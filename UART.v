==> flow/design.v <==
module transmitter #(parameter BAUD = 9600, parameter [1:0] PARITY_TYPE = 0, parameter STOP = 0) (data,send,clk,out,sending);
	localparam [27:0] BAUD_COUNT = 28'd50000000 / BAUD;
	localparam PARITY_ = (PARITY_TYPE > 2) ? 2'b0 : PARITY_TYPE;  
	localparam STOP_   = (STOP > 1) ? 1'b0 : STOP;  
	localparam IDLE   = 4'd0;
	localparam START  = 4'd1;
	localparam B0     = 4'd2;
	localparam B7     = 4'd9;
	localparam PARITY = 4'd10;
	localparam STOP1  = 4'd11;
	localparam STOP2  = 4'd12;
	input [7:0] data;
	input send;
	input clk;
	output sending;
	output out;
	reg [3:0] state;
	reg parityTracker;
	reg prev_send;
	reg [27:0] baud_count;
	wire parity_out = (PARITY_ == 2'd1) ? parityTracker : ~parityTracker;
	wire data_out   = (state >= B0 && state <= B7) ? data[state - B0] : 1'b1;
	assign sending = state != IDLE;
	assign out = (state == START)                     ? 1'b0
				  : (state >= B0 && state <= B7)         ? data_out
				  : (state == PARITY && PARITY_ != 2'b0) ? parity_out
				  : 1'b1;
	always @(posedge clk) begin
		prev_send <= send;
		if(prev_send && !send && !sending) 
			state <= START;
		else if(baud_count == BAUD_COUNT) begin
			if(state ==  START) 
				parityTracker <=  1'b0;
			else parityTracker <= parityTracker ^ out;  
			if(state == B7 && PARITY_ == 2'b0)
				state <= STOP1;
			else if(state == STOP1 && STOP_)
				state <= STOP2;
			else if(state == STOP1 || state == STOP2)
				state <= IDLE;
			else state <= state + 4'd1;
		end
		if(sending) begin
			if(baud_count == BAUD_COUNT)
				baud_count <= 28'd0;
			else baud_count <= baud_count + 1'b1;
		end else baud_count <= 28'd0;
	end
endmodule	
module receiver #(parameter BAUD = 9600, parameter [1:0] PARITY_TYPE = 0, parameter STOP = 0) (in,clk,data_out,received,error);
	localparam [27:0] BAUD_COUNT = 28'd50000000 / BAUD;
	localparam PARITY_ = (PARITY_TYPE > 2) ? 2'b0 : PARITY_TYPE;  
	localparam STOP_   = (STOP > 1) ? 1'b0 : STOP;  
	localparam IDLE   		= 4'd0;
	localparam HALF_START    = 4'd1;  
	localparam B0     		= 4'd2, B1 = 4'd3, B2 = 4'd4, B3 = 4'd5;
	localparam B4     		= 4'd6, B5 = 4'd7, B6 = 4'd8, B7 = 4'd9;
	localparam PARITY 		= 4'd10;
	localparam STOP1  		= 4'd11;
	localparam STOP2  		= 4'd12;
	localparam END_HALF     = 4'd13;
	input in;
	input clk;
	output reg [7:0] data_out;
	output reg received;  
	output reg error;	   
	reg [3:0] state;
	reg parityTracker;
	reg [26:0] gap_counter;
	reg [27:0] half_counter;
	wire recieving = state != IDLE;	
	wire expected_parity = (PARITY_ == 2'd1) ? parityTracker : ~parityTracker;
	wire expectedBit = (state == HALF_START)                ? 1'b0
				        : (state == PARITY && PARITY_ != 2'b0) ? expected_parity
				        : (state == STOP1 || state == STOP2)   ? 1'b1
						  : 1'b1;  
	always @(posedge clk) begin
		if(!in && !recieving) begin
			state <= HALF_START;
			received <= 1'b0;  
			error <= 1'b0;
		end			
		if(half_counter == (BAUD_COUNT >> 1)) begin
			if(state == HALF_START) begin
				if(in != expectedBit) 
					state <= IDLE;  
				else begin
					state <= B0;
					parityTracker <= 1'b0;
				end
			end
			else state <= IDLE;  
		end
		if(gap_counter == BAUD_COUNT) begin
			case(state)
				B0,B1,B2,B3,B4,B5,B6: begin
							parityTracker <= parityTracker ^ in;  
							data_out <= {in, data_out[7:1]};
							state <= state + 4'd1;
				end
				B7: begin
							parityTracker <= parityTracker ^ in;  
							data_out <= {in, data_out[7:1]};
							state <= (PARITY_ == 2'b0) ? STOP1 : PARITY;
				end
				PARITY: begin
							if(in != expectedBit)
								error <= 1'b1;
							state <= STOP1;
				end
				STOP1,STOP2: begin
							if(in != expectedBit)
								error <= 1'b1;
							if(state == STOP1 && STOP_)
									state <= STOP2;
							else begin
								received <= 1'b1;
								state <= END_HALF;
							end
				end
			endcase
		end
		if(recieving) begin
			if(state == HALF_START || state == END_HALF) begin   
				if(half_counter == (BAUD_COUNT >> 1))
					half_counter <= 27'd0;
				else half_counter <= half_counter + 1'b1;
			end
			else if(gap_counter == BAUD_COUNT)  
				gap_counter <= 28'd0;
			else gap_counter <= gap_counter + 1'b1;
		end else begin              
			half_counter <= 27'd0;
			gap_counter <= 28'd0;
		end
	end
endmodule
## Reports on receiver

Tool output for the design above, in the order of the flow.
Line numbers count from 1 in the design file above.
Library cell names are shortened.
The mark -- stands for no value.

| design | value |
|---|---|
| top module | receiver |
| clock port | clk |
| cell library | sky130hd |
| timing corner | tt_025C_1v80 |

## After elaboration

Source: Yosys, flattened and elaborated, memories not mapped. Widths are those after wreduce. Registers that Yosys merges into a memory's read port (data or address) are not register bits. Print and check cells do not count. Equal cells are merged and count once.

| word-level totals | value |
|---|---|
| flip-flop bits (word level) | 69 |
| latch bits | 0 |
| RAM bits | 0 |
| ROM bits | 0 |
| word width x clocked read ports | 0 |
| memories kept | 0 |
| input bits | 2 |
| output and inout port bits | 10 |
| word-level cells | 55 |

| cells by class | value |
|---|---|
| add/subtract/negate cells | 3 |
| multipliers | 0 |
| divide/modulo/power cells | 0 |
| $lt $le $gt $ge | 0 |
| equal/unequal tests | 16 |
| shifts and indexed selects | 0 |
| mux-type cells | 18 |
| bitwise gates (word level) | 0 |
| reductions and logical operators | 12 |

Operators by type and width:

| cell | count |
|---|---|
| logical AND 1 x 32 -> 1 bit (second input constant) | 1 |
| adder 28 x 1 -> 28 bit (second input constant) | 1 |
| equality test 28 x 12 -> 1 bit (second input constant) | 1 |
| 2-to-1 mux 28 bit | 1 |
| adder 27 x 1 -> 27 bit (second input constant) | 1 |
| equality test 27 x 13 -> 1 bit (second input constant) | 1 |
| 2-to-1 mux 27 bit | 1 |
| equality test 4 bit (second input constant) | 6 |
| equality test 4 x 3 -> 1 bit (second input constant) | 4 |
| case mux 4 bit (select 3 bit) | 1 |
| 2-to-1 mux 4 bit | 3 |
| 2-to-1 mux 1 bit | 10 |
| equality test 4 x 2 -> 1 bit (second input constant) | 2 |
| OR reduction 8 bit | 1 |
| OR reduction 7 bit | 1 |
| OR reduction 2 bit | 2 |
| adder 4 x 1 -> 4 bit (second input constant) | 1 |
| equality test 4 x 1 -> 1 bit (second input constant) | 1 |
| nonzero test 4 bit | 1 |
| 2-to-1 mux 2 bit | 2 |
| OR reduction 3 bit | 1 |
| zero test 1 bit | 2 |
| AND reduction 2 bit | 1 |
| != test 1 bit | 1 |
| logical AND 1 bit | 1 |
| logical OR 1 bit | 1 |

## Logic depth

Yosys ltp: most cells in a row. Word level: on the elaborated netlist, between registers, memories and ports. Mapped: between sequential cells and ports; inverters and the memories' decode and read muxes count.

| logic depth | value |
|---|---|
| depth in word-level cells | 8 |
| ABC_AREA | 0 |
| gate-level depth with buffers | 8 |
| mapped depth without buffers | 7 |

## Synthesis result

The flow's flattened synthesis, as Yosys stat reports it; memories are mapped. The netlist is that of the ABC_AREA named above (0 if unset); the other value can give another one.
The area totals of this step are shown rounded.

| synthesis totals | value |
|---|---|
| cells in the netlist | 381 |
| synthesis area | 3,350 sq um |
| sequential part of the area | 1,460 sq um |
| mapped flip-flops | 69 |
| buffers | 17 |

Cell types:

| cell type | count | total area (sq um) |
|---|---|---|
| dfxtp_1 | 61 | 1.22E+03 |
| xnor2_1 | 31 | 271.51 |
| edfxtp_1 | 8 | 240.23 |
| nor2_1 | 62 | 232.723 |
| xor2_1 | 22 | 192.685 |
| ha_1 | 9 | 112.608 |
| nand4_1 | 16 | 100.096 |
| nand2_1 | 26 | 97.594 |
| nor4_1 | 14 | 87.584 |
| nand3_1 | 16 | 80.077 |
| nor3_1 | 12 | 60.058 |
| and3_1 | 9 | 56.304 |
| and2_1 | 8 | 50.048 |
| inv_1 | 13 | 48.797 |
| a21oi_1 | 9 | 45.043 |
| and4_1 | 5 | 43.792 |
| nor4b_1 | 5 | 43.792 |
| clkbuf_1 | 11 | 41.29 |

Other cell types: 21; their cells: 44.

## Timing after synthesis

Path of least setup slack by OpenSTA after synthesis, without wires, with an ideal clock, recovery checks aside; 20% of the period is set as input and as output delay. Where synthesis merged equal registers, the netlist keeps one of their names.

| path post-synthesis | value |
|---|---|
| path type | flip-flop to flip-flop |
| start | register state[1] |
| end | register data_out[0] |
| clock period | 3.71 ns |
| library setup time | 0.370 ns |
| time at the first pin | 0.000 ns |
| arrival time | 1.730 ns |
| data required time | 3.340 ns |
| slack | 1.610 ns |
| path delay | 2.100 ns |
| driving pins on the path | 8 |
| path buffers | 1 |
| period reached after synthesis | 2.1 ns |

"path delay" is the arrival time less input delay plus setup time.
"driving pins on the path" counts driving pins, that of a launching flip-flop among them; a cell with two outputs on the path counts twice.
"period reached after synthesis" = period - worst setup slack (recovery checks aside). The figure is calculated, with input and output delays left at 20% of the set period.
Between the ends stands the longest chain of elaborated cells between them, by number of cells; it is not shown to be the way that was timed. Of several equally long chains one is given.
A line is the first line of the expression or statement that the cell stems from. Yosys adds cells for indexed reads and writes and turns some case tables into memories.
A register here has more assigning lines than the two given.

| on the way, post-synthesis | value |
|---|---|
| cells stage by stage | dfxtp_1 > inv_1 > ha_1 > clkbuf_1 > o22ai_1 > a22oi_1 > a21oi_1 > nor2_1 |
| length of the longest elaborated chain | 3 |
| elaborated cells on any way between the ends | 10 |
| source lines of those cells | 1 |
| classes of those cells | 8 x eq/ne; 2 x reduce/logical |

RTL lines, path post-synthesis:

| what | line | source |
|---|---|---|
| start, declared | 68 | `reg [3:0] state;` |
| start, assigned | 100 | `state <= state + 4'd1;` |
| start, assigned | 105 | `state <= (PARITY_ == 2'b0) ? STOP1 : PARITY;` |
| equality test 4 bit | 96 | `case(state)` |
| OR reduction 8 bit | -- |  |
| AND reduction 2 bit | -- |  |
| end, assigned | 99 | `data_out <= {in, data_out[7:1]};` |
| end, assigned | 104 | `data_out <= {in, data_out[7:1]};` |
| end, declared | 65 | `output reg [7:0] data_out;` |

## Path in the finished layout

Path of least setup slack in the final report of run 1 (OpenROAD, finished layout, wires in). Where an end is a register, its clock arrival counts in the times.

| path after layout | value |
|---|---|
| path type | flip-flop to flip-flop |
| start | register state[1] |
| end | register data_out[1] |
| clock period | 3.13 ns |
| library setup time | 0.36 ns |
| time at the first pin | 0.33 ns |
| arrival time | 2.55 ns |
| data required time | 3.09 ns |
| slack | 0.54 ns |
| driving pins on the path | 8 |
| path buffers | 1 |

Between the ends stands the longest chain of elaborated cells between them, by number of cells; it is not shown to be the way that was timed. Of several equally long chains one is given.
A register here has more assigning lines than the two given.

| on the way, after layout | value |
|---|---|
| cells stage by stage | dfxtp_1 > inv_1 > ha_1 > clkbuf_1 > o22ai_1 > a22oi_1 > a21oi_1 > nor2_1 |
| length of the longest elaborated chain | 3 |
| elaborated cells on any way between the ends | 10 |
| source lines of those cells | 1 |
| classes of those cells | 8 x eq/ne; 2 x reduce/logical |

RTL lines, path after layout:

| what | line | source |
|---|---|---|
| start, declared | 68 | `reg [3:0] state;` |
| start, assigned | 100 | `state <= state + 4'd1;` |
| start, assigned | 105 | `state <= (PARITY_ == 2'b0) ? STOP1 : PARITY;` |
| equality test 4 bit | 96 | `case(state)` |
| OR reduction 8 bit | -- |  |
| AND reduction 2 bit | -- |  |
| end, assigned | 99 | `data_out <= {in, data_out[7:1]};` |
| end, assigned | 104 | `data_out <= {in, data_out[7:1]};` |
| end, declared | 65 | `output reg [7:0] data_out;` |

Appendix: measured runs

Measured results for receiver: 2 stored runs of the Yosys and OpenROAD flow on sky130hd. The settings differ; the order carries no meaning. The constraints put input and output delay at 20% of the set period each and load the outputs with 0.01 pF.
"period achieved" = clock period - worst setup slack. The figure is calculated, with input and output delays left at 20% of the set period.
"allowed time less slack (worst setup path)" is the time allowed to the run's worst setup path (the clock period less input and output delay, where it has them) less its slack. Clock arrival times count: a late capture clock shortens it, a late launch clock lengthens it.
"total power after layout": no workload was simulated; the value follows from the tool's default switching activity.
The results are shown rounded.
Among the settings, -- means not set for that run.

| stored run | period_ns | CORE_UTILIZATION | SETUP_SLACK_MARGIN | PLACE_DENSITY_LB_ADDON | CORE_ASPECT_RATIO | CELL_PAD_IN_SITES_GLOBAL_PLACEMENT | TNS_END_PERCENT | GPL_TIMING_DRIVEN | GPL_ROUTABILITY_DRIVEN | CAP_MARGIN | CORE_MARGIN | SLEW_MARGIN | setup slack of the worst path (ns) | sum of negative setup slack (ns) | die size (sq um) | allowed time less slack (worst setup path) (ns) | worst setup path type | final utilization (%) | worst hold slack in the final report (ns) | standard-cell area of the final layout (sq um) | chip area after synthesis (Yosys) (sq um) | period achieved (ns) | total power after layout (µW) |
|---|---|---|---|---|---|---|---|---|---|---|---|---|---|---|---|---|---|---|---|---|---|---|---|
| run 1 | 3.13 | 45 | 0.13 | 0.07 | 1.68 | 0 | 75 | 0 | 0 | 20 | 2 | 20 | 0.536 | 0.000 | 8,180 | 2.59 | flip-flop to flip-flop | 53.1 | 0.450 | 3,820 | 3,350 | 2.594 | 1,790 |
| run 2 | 1.4 | 40 | -- | -- | -- | -- | -- | -- | -- | 20 | 2 | 20 | -0.481 | -27.8 | 9,130 | 1.88 | flip-flop to flip-flop | 61.5 | 0.452 | 5,030 | 3,350 | 1.881 | 3,700 |
